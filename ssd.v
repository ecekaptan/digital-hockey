==> flow/design.v <==
`timescale 1ns / 1ps
module ssd(
    input clk,
    input rst,
    input [6:0] SSD7,
    input [6:0] SSD6,
    input [6:0] SSD5,
    input [6:0] SSD4,
    input [6:0] SSD3,
    input [6:0] SSD2,
    input [6:0] SSD1,
    input [6:0] SSD0,
    output reg a_out,
    output reg b_out,
    output reg c_out,
    output reg d_out,
    output reg e_out,
    output reg f_out,
    output reg g_out,
    output reg p_out,
	output reg [7:0] an
    );
reg [2:0] state; 
reg [19:0] counter; 
always @ (posedge clk) begin  
	if(rst) begin	 
		state <= 0;  
		counter <= 0;
	end 
	else begin  
		if(counter == 20'h186A0) begin	  
			state <= state + 1;
			counter <= 0;
		end
		else
			counter <= counter + 1;  
	end
end
always@(posedge clk)
begin
	if(rst) 
	begin
		an[7:0] <= 8'b11111111;
		a_out <= 1;
		b_out  <= 1;
		c_out  <= 1;
		d_out  <= 1;
		e_out  <= 1;
		f_out  <= 1;
		g_out  <= 1;
		p_out  <= 1;
	end
	else
	begin
	   case(state)
	   0:
	   begin
            an[7:0] <= 8'b11111110;
            a_out  <= SSD0[6];
            b_out  <= SSD0[5];
            c_out  <= SSD0[4];
            d_out  <= SSD0[3];
            e_out  <= SSD0[2];
            f_out  <= SSD0[1];
            g_out  <= SSD0[0];
	   end
	   1:
	   begin
            an[7:0] <= 8'b11111101;
            a_out  <= SSD1[6];
            b_out  <= SSD1[5];
            c_out  <= SSD1[4];
            d_out  <= SSD1[3];
            e_out  <= SSD1[2];
            f_out  <= SSD1[1];
            g_out  <= SSD1[0];
	   end
	   2:
	   begin
            an[7:0] <= 8'b11111011;
            a_out  <= SSD2[6];
            b_out  <= SSD2[5];
            c_out  <= SSD2[4];
            d_out  <= SSD2[3];
            e_out  <= SSD2[2];
            f_out  <= SSD2[1];
            g_out  <= SSD2[0];
	   end
	   3:
	   begin
            an[7:0] <= 8'b11110111;
            a_out  <= SSD3[6];
            b_out  <= SSD3[5];
            c_out  <= SSD3[4];
            d_out  <= SSD3[3];
            e_out  <= SSD3[2];
            f_out  <= SSD3[1];
            g_out  <= SSD3[0];
	   end
	   4:
	   begin
            an[7:0] <= 8'b11101111;
            a_out  <= SSD4[6];
            b_out  <= SSD4[5];
            c_out  <= SSD4[4];
            d_out  <= SSD4[3];
            e_out  <= SSD4[2];
            f_out  <= SSD4[1];
            g_out  <= SSD4[0];
	   end
	   5:
	   begin
            an[7:0] <= 8'b11011111;
            a_out  <= SSD5[6];
            b_out  <= SSD5[5];
            c_out  <= SSD5[4];
            d_out  <= SSD5[3];
            e_out  <= SSD5[2];
            f_out  <= SSD5[1];
            g_out  <= SSD5[0];
	   end
	   6:
	   begin
            an[7:0] <= 8'b10111111;
            a_out  <= SSD6[6];
            b_out  <= SSD6[5];
            c_out  <= SSD6[4];
            d_out  <= SSD6[3];
            e_out  <= SSD6[2];
            f_out  <= SSD6[1];
            g_out  <= SSD6[0];
	   end
	   7:
	   begin
            an[7:0] <= 8'b01111111;
            a_out  <= SSD7[6];
            b_out  <= SSD7[5];
            c_out  <= SSD7[4];
            d_out  <= SSD7[3];
            e_out  <= SSD7[2];
            f_out  <= SSD7[1];
            g_out  <= SSD7[0];
	   end
	   endcase
	end
end
endmodule
# Tool chain data of ssd
# What the tools print for ssd, step after step.
# Lines are those of the file above, counted from 1.
# Library cell names are shortened.
# The mark n/a stands for no value.
[inputs]
top_module = "ssd"
clk_port = "clk"
cell_library = "sky130hd"
pvt_corner = "tt_025C_1v80"

# Elaborated design
# Counts by Yosys on the flattened word-level netlist (proc, flatten, opt, wreduce; memories kept). Register bits leave out memories and registers merged into their read ports (data or address); mux counts leave out enables and synchronous resets folded into registers. Print and check cells are left out. Cells with the same type and inputs are merged into one.
[classes]
add_sub_neg = 2
n_eq = 8
n_mux = 8
n_reduce_logical = 2
[op_table]
columns = ["operator", "n"]
rows = [
  ["8-bit parallel mux with 8-bit select", 1],
  ["1-bit parallel mux with 8-bit select", 7],
  ["20-bit by 1-bit adder with 20-bit output (second input constant)", 1],
  ["20-bit by 17-bit == test with 1-bit output (second input constant)", 1],
  ["3-bit == test (second input constant)", 4],
  ["3-bit by 2-bit == test with 1-bit output (second input constant)", 2],
  ["3-bit by 1-bit adder with 3-bit output (second input constant)", 1],
  ["3-bit by 1-bit == test with 1-bit output (second input constant)", 1],
  ["3-bit zero test", 1],
  ["2-bit OR reduction", 1],
]
[word_totals]
regBits = 38
inputBits = 58
out_inout_bits = 16
word_cells = 30

# Logic depth
# Depth = most cells in a row (Yosys ltp): at word level without a register or memory, in the mapped netlist without a sequential cell, where the memories' decode and read muxes count.
[depth]
word_depth = 2
abc_area = 0
depth_mapped = 7
depth_no_buf = 6

# Netlist
# Yosys stat after the flow's synthesis: flattened, memories mapped to cells. It holds for the ABC_AREA given above (unset counts as 0); a run with the other value may have another netlist.
# The area totals of this step are shown rounded.
[by_type]
columns = ["type", "n", "area_total_um2"]
rows = [
  ["dfxtp_1", 38, 760.73],
  ["ha_1", 10, 125.12],
  ["a222oi_1", 11, 110.106],
  ["nor2_1", 29, 108.854],
  ["nand4_1", 11, 68.816],
  ["mux2_2", 6, 67.565],
  ["nand2_1", 17, 63.811],
  ["a21oi_1", 11, 55.053],
  ["xor2_1", 6, 52.55],
  ["xnor2_1", 5, 43.792],
  ["nand3_1", 8, 40.038],
  ["a31oi_1", 5, 31.28],
  ["nor4_1", 5, 31.28],
  ["buf_4", 4, 30.029],
  ["mux2i_1", 3, 30.029],
  ["inv_1", 7, 26.275],
  ["o21a_1", 3, 22.522],
  ["nor3_1", 4, 20.019],
]
# Not listed: further types 24, cells in them 39.
[mapped]
stdcells = 222
synth_area_um2 = 2000
sequential_area_um2 = 760
ff_cells = 38
buf_cells = 10

# Timing after synthesis
# Source: OpenSTA report_checks on the synthesized netlist (no wires, ideal clock, input and output delay 20% of the period each), path of least setup slack; recovery checks are left aside. Register names are those of the netlist, which keeps one name where synthesis merged equal registers.
[synth_timing]
path_type = "reg2reg"
start = "register state[2]"
end = "register b_out"
clock_period_ps = 3150
setup_ps = 115
t_first_pin_ps = 0
t_arrival_ps = 1951
required_ps = 3035
path_slack_ps = 1084
delay_ps = 2066
path_stages = 7
n_path_buf = 1
synth_period_reached_ps = 2066
# "delay_ps" is the arrival time less input delay plus setup time.
# "path_stages" counts driving pins, that of a launching flip-flop among them; a cell with two outputs on the path counts twice.
# "synth_period_reached_ps" is the clock period less the worst setup slack; recovery checks do not enter. This is arithmetic on one report: input and output delays are still those of the set period (20% each).
# The rows between start and end are the longest chain of elaborated cells between them; the timing report does not say that the signal goes this way. Where chains are equally long, one stands for them.
# A line is the first line of the expression or statement that the cell stems from. Yosys adds cells for indexed reads and writes and turns some case tables into memories.
# At most two assigning lines are given for a register; there are more.
[synth_between]
cell_sequence = "dfxtp_1 -> buf_1 -> inv_1 -> ha_1 -> nor4_1 -> nand2_1 -> o21a_1"
elab_chain_len = 2
cone_cells = 9
lines_between = 1
classes_between = "eq/ne (7); mux (1); reduce/logical (1)"
[synth_rtl]
columns = ["element", "line_no", "source"]
rows = [
  ["start, declared", 23, "reg [2:0] state;"],
  ["start, assigned", 27, "state <= 0;"],
  ["start, assigned", 32, "state <= state + 1;"],
  ["3-bit == test", 55, "case(state)"],
  ["1-bit parallel mux with 8-bit select", 55, ""],
  ["end, assigned", 60, "b_out  <= SSD0[5];"],
  ["end, assigned", 71, "b_out  <= SSD1[5];"],
  ["end, declared", 14, "output reg b_out,"],
]

# Timing after layout
# Path of least setup slack in the final report of entry A (OpenROAD, finished layout, wires in). Where an end is a register, its clock arrival counts in the times.
# The report prints the path's times to 10 ps; the period is as set.
[layout_timing]
path_type = "reg2reg"
start = "register state[2]"
end = "register a_out"
clock_period_ps = 2230
setup_ps = 120
t_first_pin_ps = 280
t_arrival_ps = 2010
required_ps = 2400
path_slack_ps = 380
path_stages = 7
n_path_buf = 0
# The rows between start and end are the longest chain of elaborated cells between them; the timing report does not say that the signal goes this way. Where chains are equally long, one stands for them.
# At most two assigning lines are given for a register; there are more.
[layout_between]
cell_sequence = "dfxtp_1 -> inv_1 -> ha_1 -> nor4_2 -> nand2_2 -> nor2_1 -> a31oi_1"
elab_chain_len = 2
cone_cells = 9
lines_between = 1
classes_between = "eq/ne (7); mux (1); reduce/logical (1)"
[layout_rtl]
columns = ["element", "line_no", "source"]
rows = [
  ["start, declared", 23, "reg [2:0] state;"],
  ["start, assigned", 27, "state <= 0;"],
  ["start, assigned", 32, "state <= state + 1;"],
  ["3-bit == test", 55, "case(state)"],
  ["1-bit parallel mux with 8-bit select", 55, ""],
  ["end, assigned", 59, "a_out  <= SSD0[6];"],
  ["end, assigned", 70, "a_out  <= SSD1[6];"],
  ["end, declared", 13, "output reg a_out,"],
]

# Flow measurements of ssd on sky130hd: 2 stored runs with different settings, listed in no order. Input and output delays are each 20% of the period that was set; the output load is 0.01 pF.
# "timing.achieved_period_ps" is the run's clock period less its worst setup slack. It is reckoned from that one timing run; input and output delays stay at 20% of the period that was set.
# "worst_path_time_ps" = time allowed to the worst setup path (clock period - input delay - output delay, where it has them) - its slack; a late launch clock adds to it, a late capture clock takes from it.
# "power.total_w": no workload was simulated; the value follows from the tool's default switching activity.
# "worst_path_time_ps" is known to 10 ps.
# Measured values are rounded.

[[run]]
name = "entry A"
[run.settings]
period_ns = 2.23
SETUP_SLACK_MARGIN = 0.13
CAP_MARGIN = 20
CORE_MARGIN = 2
CORE_UTILIZATION = 40
SLEW_MARGIN = 20
[run.results]
synth_chip_area_um2 = 2000
setup_ws_ps = 380
setupTns_ps = 0
ws_hold_ps = 480
timing.achieved_period_ps = 1845
worst_path_time_ps = 1850
critical_path_type = "reg2reg"
final_cell_area_um2 = 2900
power.total_w = 0.0016
design_die_area_um2 = 5500
fin_util_pct = 62

[[run]]
name = "entry B"
[run.settings]
period_ns = 3.07
CORE_UTILIZATION = 29
SETUP_SLACK_MARGIN = 0.46
CELL_PAD_IN_SITES_GLOBAL_PLACEMENT = 3
CELL_PAD_IN_SITES_DETAIL_PLACEMENT = 2
GPL_ROUTABILITY_DRIVEN = 0
CAP_MARGIN = 20
CORE_MARGIN = 2
SLEW_MARGIN = 20
[run.results]
synth_chip_area_um2 = 2000
setup_ws_ps = 870
setupTns_ps = 0
ws_hold_ps = 490
timing.achieved_period_ps = 2200
worst_path_time_ps = 2200
critical_path_type = "reg2reg"
final_cell_area_um2 = 2800
power.total_w = 0.00096
design_die_area_um2 = 7500
fin_util_pct = 42
